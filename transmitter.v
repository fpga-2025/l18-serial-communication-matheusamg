==> flow/design.v <==
module transmitter (
    input clk,
    input rstn,
    input start,
    input [6:0] data_in,
    output reg serial_out
);
reg [6:0] intern_data;
wire parity;
reg [3:0] state_machine;
assign parity = ^intern_data;
parameter [3:0] S0  = 4'b0000,  
                S1  = 4'b0001,  
                S2  = 4'b0010,  
                S3  = 4'b0011,  
                S4  = 4'b0100,  
                S5  = 4'b0101,  
                S6  = 4'b0110,  
                S7  = 4'b0111,  
                S8  = 4'b1000,  
                S9  = 4'b1001;  
always @(posedge clk, negedge rstn) begin
    if (~rstn) begin
        intern_data <= 7'bxxxxxxx;
        serial_out <= 1'b1;
        state_machine <= S0;
    end
    else begin
        case (state_machine)
            S0: begin
                serial_out <= 1;
                if (start) begin
                  intern_data <= data_in;
                  state_machine <= S1;
                end  
                else begin
                  state_machine <= S0;
                end
            end
            S1: begin
                serial_out <= 0;
                state_machine <= S2;
            end
            S2: begin
                serial_out <= intern_data[0];
                state_machine <= S3;
            end
            S3: begin
                serial_out <= intern_data[1];
                state_machine <= S4;
            end
            S4: begin
                serial_out <= intern_data[2];
                state_machine <= S5;
            end
            S5: begin
                serial_out <= intern_data[3];
                state_machine <= S6;
            end
            S6: begin
                serial_out <= intern_data[4];
                state_machine <= S7;
            end
            S7: begin
                serial_out <= intern_data[5];
                state_machine <= S8;
            end
            S8: begin
                serial_out <= intern_data[6];
                state_machine <= S9;
            end
            S9: begin
                serial_out <= parity;
                state_machine <= S0;
            end
            default: state_machine <= S0;
        endcase
    end
end
endmodule
* From RTL to reports: transmitter
The steps from the RTL of transmitter to its reports follow in flow order.
Lines are those of the file above, counted from 1.
Operators: Yosys type, input widths -> output width; for muxes data width and select width s.
Library cell names are shortened.
Not given: --
- Top module :: transmitter
- Clock input :: clk
- Library :: sky130hd
- Corner :: tt_025C_1v80

* After elaboration
Counts by Yosys on the flattened word-level netlist (proc, flatten, opt, wreduce; memories kept). Register bits leave out memories and registers merged into their read ports (data or address). Print and check cells are left out. Cells with the same type and inputs are merged into one.
- Bits in registers :: 12
- Output and inout port bits :: 1
- Word-level cells :: 19
- Equal/unequal tests :: 9
- Mux-type cells :: 3
- Reduce/logical cells :: 4
** Operator list (count)
- $pmux 4 s9 :: 1
- $eq 4x3->1 const B :: 4
- $reduce_bool 10->1 :: 1
- $pmux 1 s10 :: 1
- $eq 4x2->1 const B :: 2
- $eq 4x4->1 const B :: 2
- $reduce_xor 7->1 :: 1
- $eq 4x1->1 const B :: 1
- $logic_not 4->1 :: 1
- $reduce_and 2->1 :: 1
- $mux 1 :: 1

* Depth
Depth = most cells in a row (Yosys ltp): at word level without a register or memory, in the mapped netlist without a sequential cell, where the memories' decode and read muxes count.
- Word-level depth :: 2
- ABC_AREA :: 1
- Depth in mapped cells :: 9

* Synthesis result
The flow's flattened synthesis, as Yosys stat reports it; memories are mapped. The netlist is that of the ABC_AREA named above (0 if unset); the other value can give another one.
The area totals of this step are shown rounded.
** Cell types
- dfrtp_1 :: count 16, area in all 400.384 um^2
- nand2_1 :: count 32, area in all 120.115 um^2
- dfstp_2 :: count 2, area in all 52.55 um^2
- o21ai_0 :: count 8, area in all 40.038 um^2
- inv_1 :: count 10, area in all 37.536 um^2
- nor2_1 :: count 6, area in all 22.522 um^2
- nand3_1 :: count 4, area in all 20.019 um^2
- nand2_2 :: count 2, area in all 12.512 um^2
- nand3_2 :: count 1, area in all 10.01 um^2
- a21oi_2 :: count 1, area in all 8.758 um^2
- nand4_1 :: count 1, area in all 6.256 um^2
- nor2_2 :: count 1, area in all 6.256 um^2
- nor4_1 :: count 1, area in all 6.256 um^2
- buf_2 :: count 1, area in all 5.005 um^2
- nor3_1 :: count 1, area in all 5.005 um^2
- clkinv_1 :: count 1, area in all 3.754 um^2
- inv_2 :: count 1, area in all 3.754 um^2
- Mapped cells :: 89
- Mapped area :: 761 um^2
- Flip-flop cells :: 18
- Buffers :: 1

* Worst setup path after synthesis
OpenSTA on the mapped netlist: ideal clock, no wires. The path of least setup slack (recovery checks aside). Input and output delay are each 20% of the period. Register names are those of the netlist, which keeps one name where synthesis merged equal registers.
- Path kind :: flip-flop to flip-flop
- From :: reg state_machine
- To :: reg intern_data[2]
- Clock period :: 1.06 ns
- Library setup time :: 0.126 ns
- Data arrival time :: 0.913 ns
- Path slack :: 0.021 ns
- Path delay :: 1.039 ns
- Stages on the path :: 5
- Buffers on the path :: 1
- Period reached after synthesis :: 1.039 ns
"path delay" is the arrival time less input delay plus setup time.
"stages on the path" counts driving pins, that of a launching flip-flop among them; a cell with two outputs on the path counts twice.
"period reached after synthesis" = period - worst setup slack (recovery checks aside). The figure is calculated, with input and output delays left at 20% of the set period.
An end named without its bit number is one bit of that signal or, where synthesis recoded a state register, one of its new flip-flops.
A register here has more assigning lines than the two given.
- Cells stage by stage :: dfstp_2 > nand2_1 > inv_1 > buf_2 > o21ai_0
** RTL lines, path after synthesis
- start, declared :: RTL line 10 : reg [3:0] state_machine;
- start, assigned :: RTL line 26 : state_machine <= S0;
- start, assigned :: RTL line 34 : state_machine <= S1;
- end, assigned :: RTL line 24 : intern_data <= 7'bxxxxxxx;
- end, assigned :: RTL line 33 : intern_data <= data_in;
- end, declared :: RTL line 8 : reg [6:0] intern_data;
Chain of elaborated cells between the ends: none given.

* Path in the finished layout
From the final timing report of flow run A: the path of least setup slack in the routed layout; clock arrival at registers is part of the times.
- Path kind :: flip-flop to flip-flop
- From :: reg intern_data[2]
- To :: reg serial_out
- Clock period :: 0.833 ns
- Library setup time :: 0.06 ns
- Data arrival time :: 1.51 ns
- Path slack :: -0.45 ns
- Stages on the path :: 8
- Buffers on the path :: 0
Between the ends stands the longest chain of elaborated cells between them, by number of cells; it is not shown to be the way that was timed. Of several equally long chains one is given.
A line is the first line of the expression or statement that the cell stems from. Yosys adds cells for indexed reads and writes and turns some case tables into memories.
A register here has more assigning lines than the two given.
- Cells stage by stage :: dfrtp_1 > inv_1 > nand2_1 > nand2_1 > nand2_2 > nand3_1 > nand3_2 > a21oi_2
- Length of the longest elaborated chain :: 2
- Elaborated cells on any way between the ends :: 2
- Source lines of those cells :: 2
- Classes of those cells :: 1 x mux; 1 x reduce/logical
** RTL lines, path post-layout
- start, declared :: RTL line 8 : reg [6:0] intern_data;
- start, assigned :: RTL line 24 : intern_data <= 7'bxxxxxxx;
- start, assigned :: RTL line 33 : intern_data <= data_in;
- $reduce_xor 7->1 :: RTL line 11 : assign parity = ^intern_data;
- $pmux 1 s10 :: RTL line 29 : case (state_machine)
- end, assigned :: RTL line 45 : serial_out <= intern_data[0];
- end, assigned :: RTL line 49 : serial_out <= intern_data[1];
- end, declared :: RTL line 6 : output reg serial_out

--- measured runs ---
Measured results for transmitter: 2 stored runs of the Yosys and OpenROAD flow on sky130hd. The settings differ; the order carries no meaning. The constraints put input and output delay at 20% of the set period each and load the outputs with 0.01 pF.
"clock period reached": clock period set for the run, less the worst setup slack. It is reckoned from that one timing run; input and output delays stay at 20% of the period that was set.
"critical path time" = time allowed to the worst setup path (clock period - input delay - output delay, where it has them) - its slack; a late launch clock adds to it, a late capture clock takes from it.
The measured numbers are rounded.

** Flow run A
- Settings :: period_ns=0.833; CORE_UTILIZATION=66; SETUP_SLACK_MARGIN=0.11; PLACE_DENSITY_LB_ADDON=0.23; CELL_PAD_IN_SITES_DETAIL_PLACEMENT=0; TNS_END_PERCENT=25; ABC_AREA=1; GPL_TIMING_DRIVEN=0; CTS_CLUSTER_SIZE=44; CTS_CLUSTER_DIAMETER=384; SLEW_MARGIN=10; MIN_ROUTING_LAYER=met1; CAP_MARGIN=20; CORE_MARGIN=2
- Summed negative setup slack :: -2.12 ns
- Standard-cell area after routing :: 1,010 um^2
- Clock period reached :: 1.281 ns
- Post-synthesis cell area :: 761 um^2
- Worst setup slack after layout :: -0.448 ns
- Die area :: 1,440 um^2
- Critical path time :: 1.28 ns
- Worst setup path type :: flip-flop to flip-flop

** Flow run B
- Settings :: period_ns=1.13; CORE_UTILIZATION=20; CAP_MARGIN=20; CORE_MARGIN=2; SLEW_MARGIN=20
- Summed negative setup slack :: -0.106 ns
- Worst setup slack after layout :: -0.077 ns
- Die area :: 3,860 um^2
- Clock period reached :: 1.207 ns
- Standard-cell area after routing :: 938 um^2
- Post-synthesis cell area :: 676 um^2
- Critical path time :: 1.21 ns
- Worst setup path type :: flip-flop to flip-flop
--- end ---
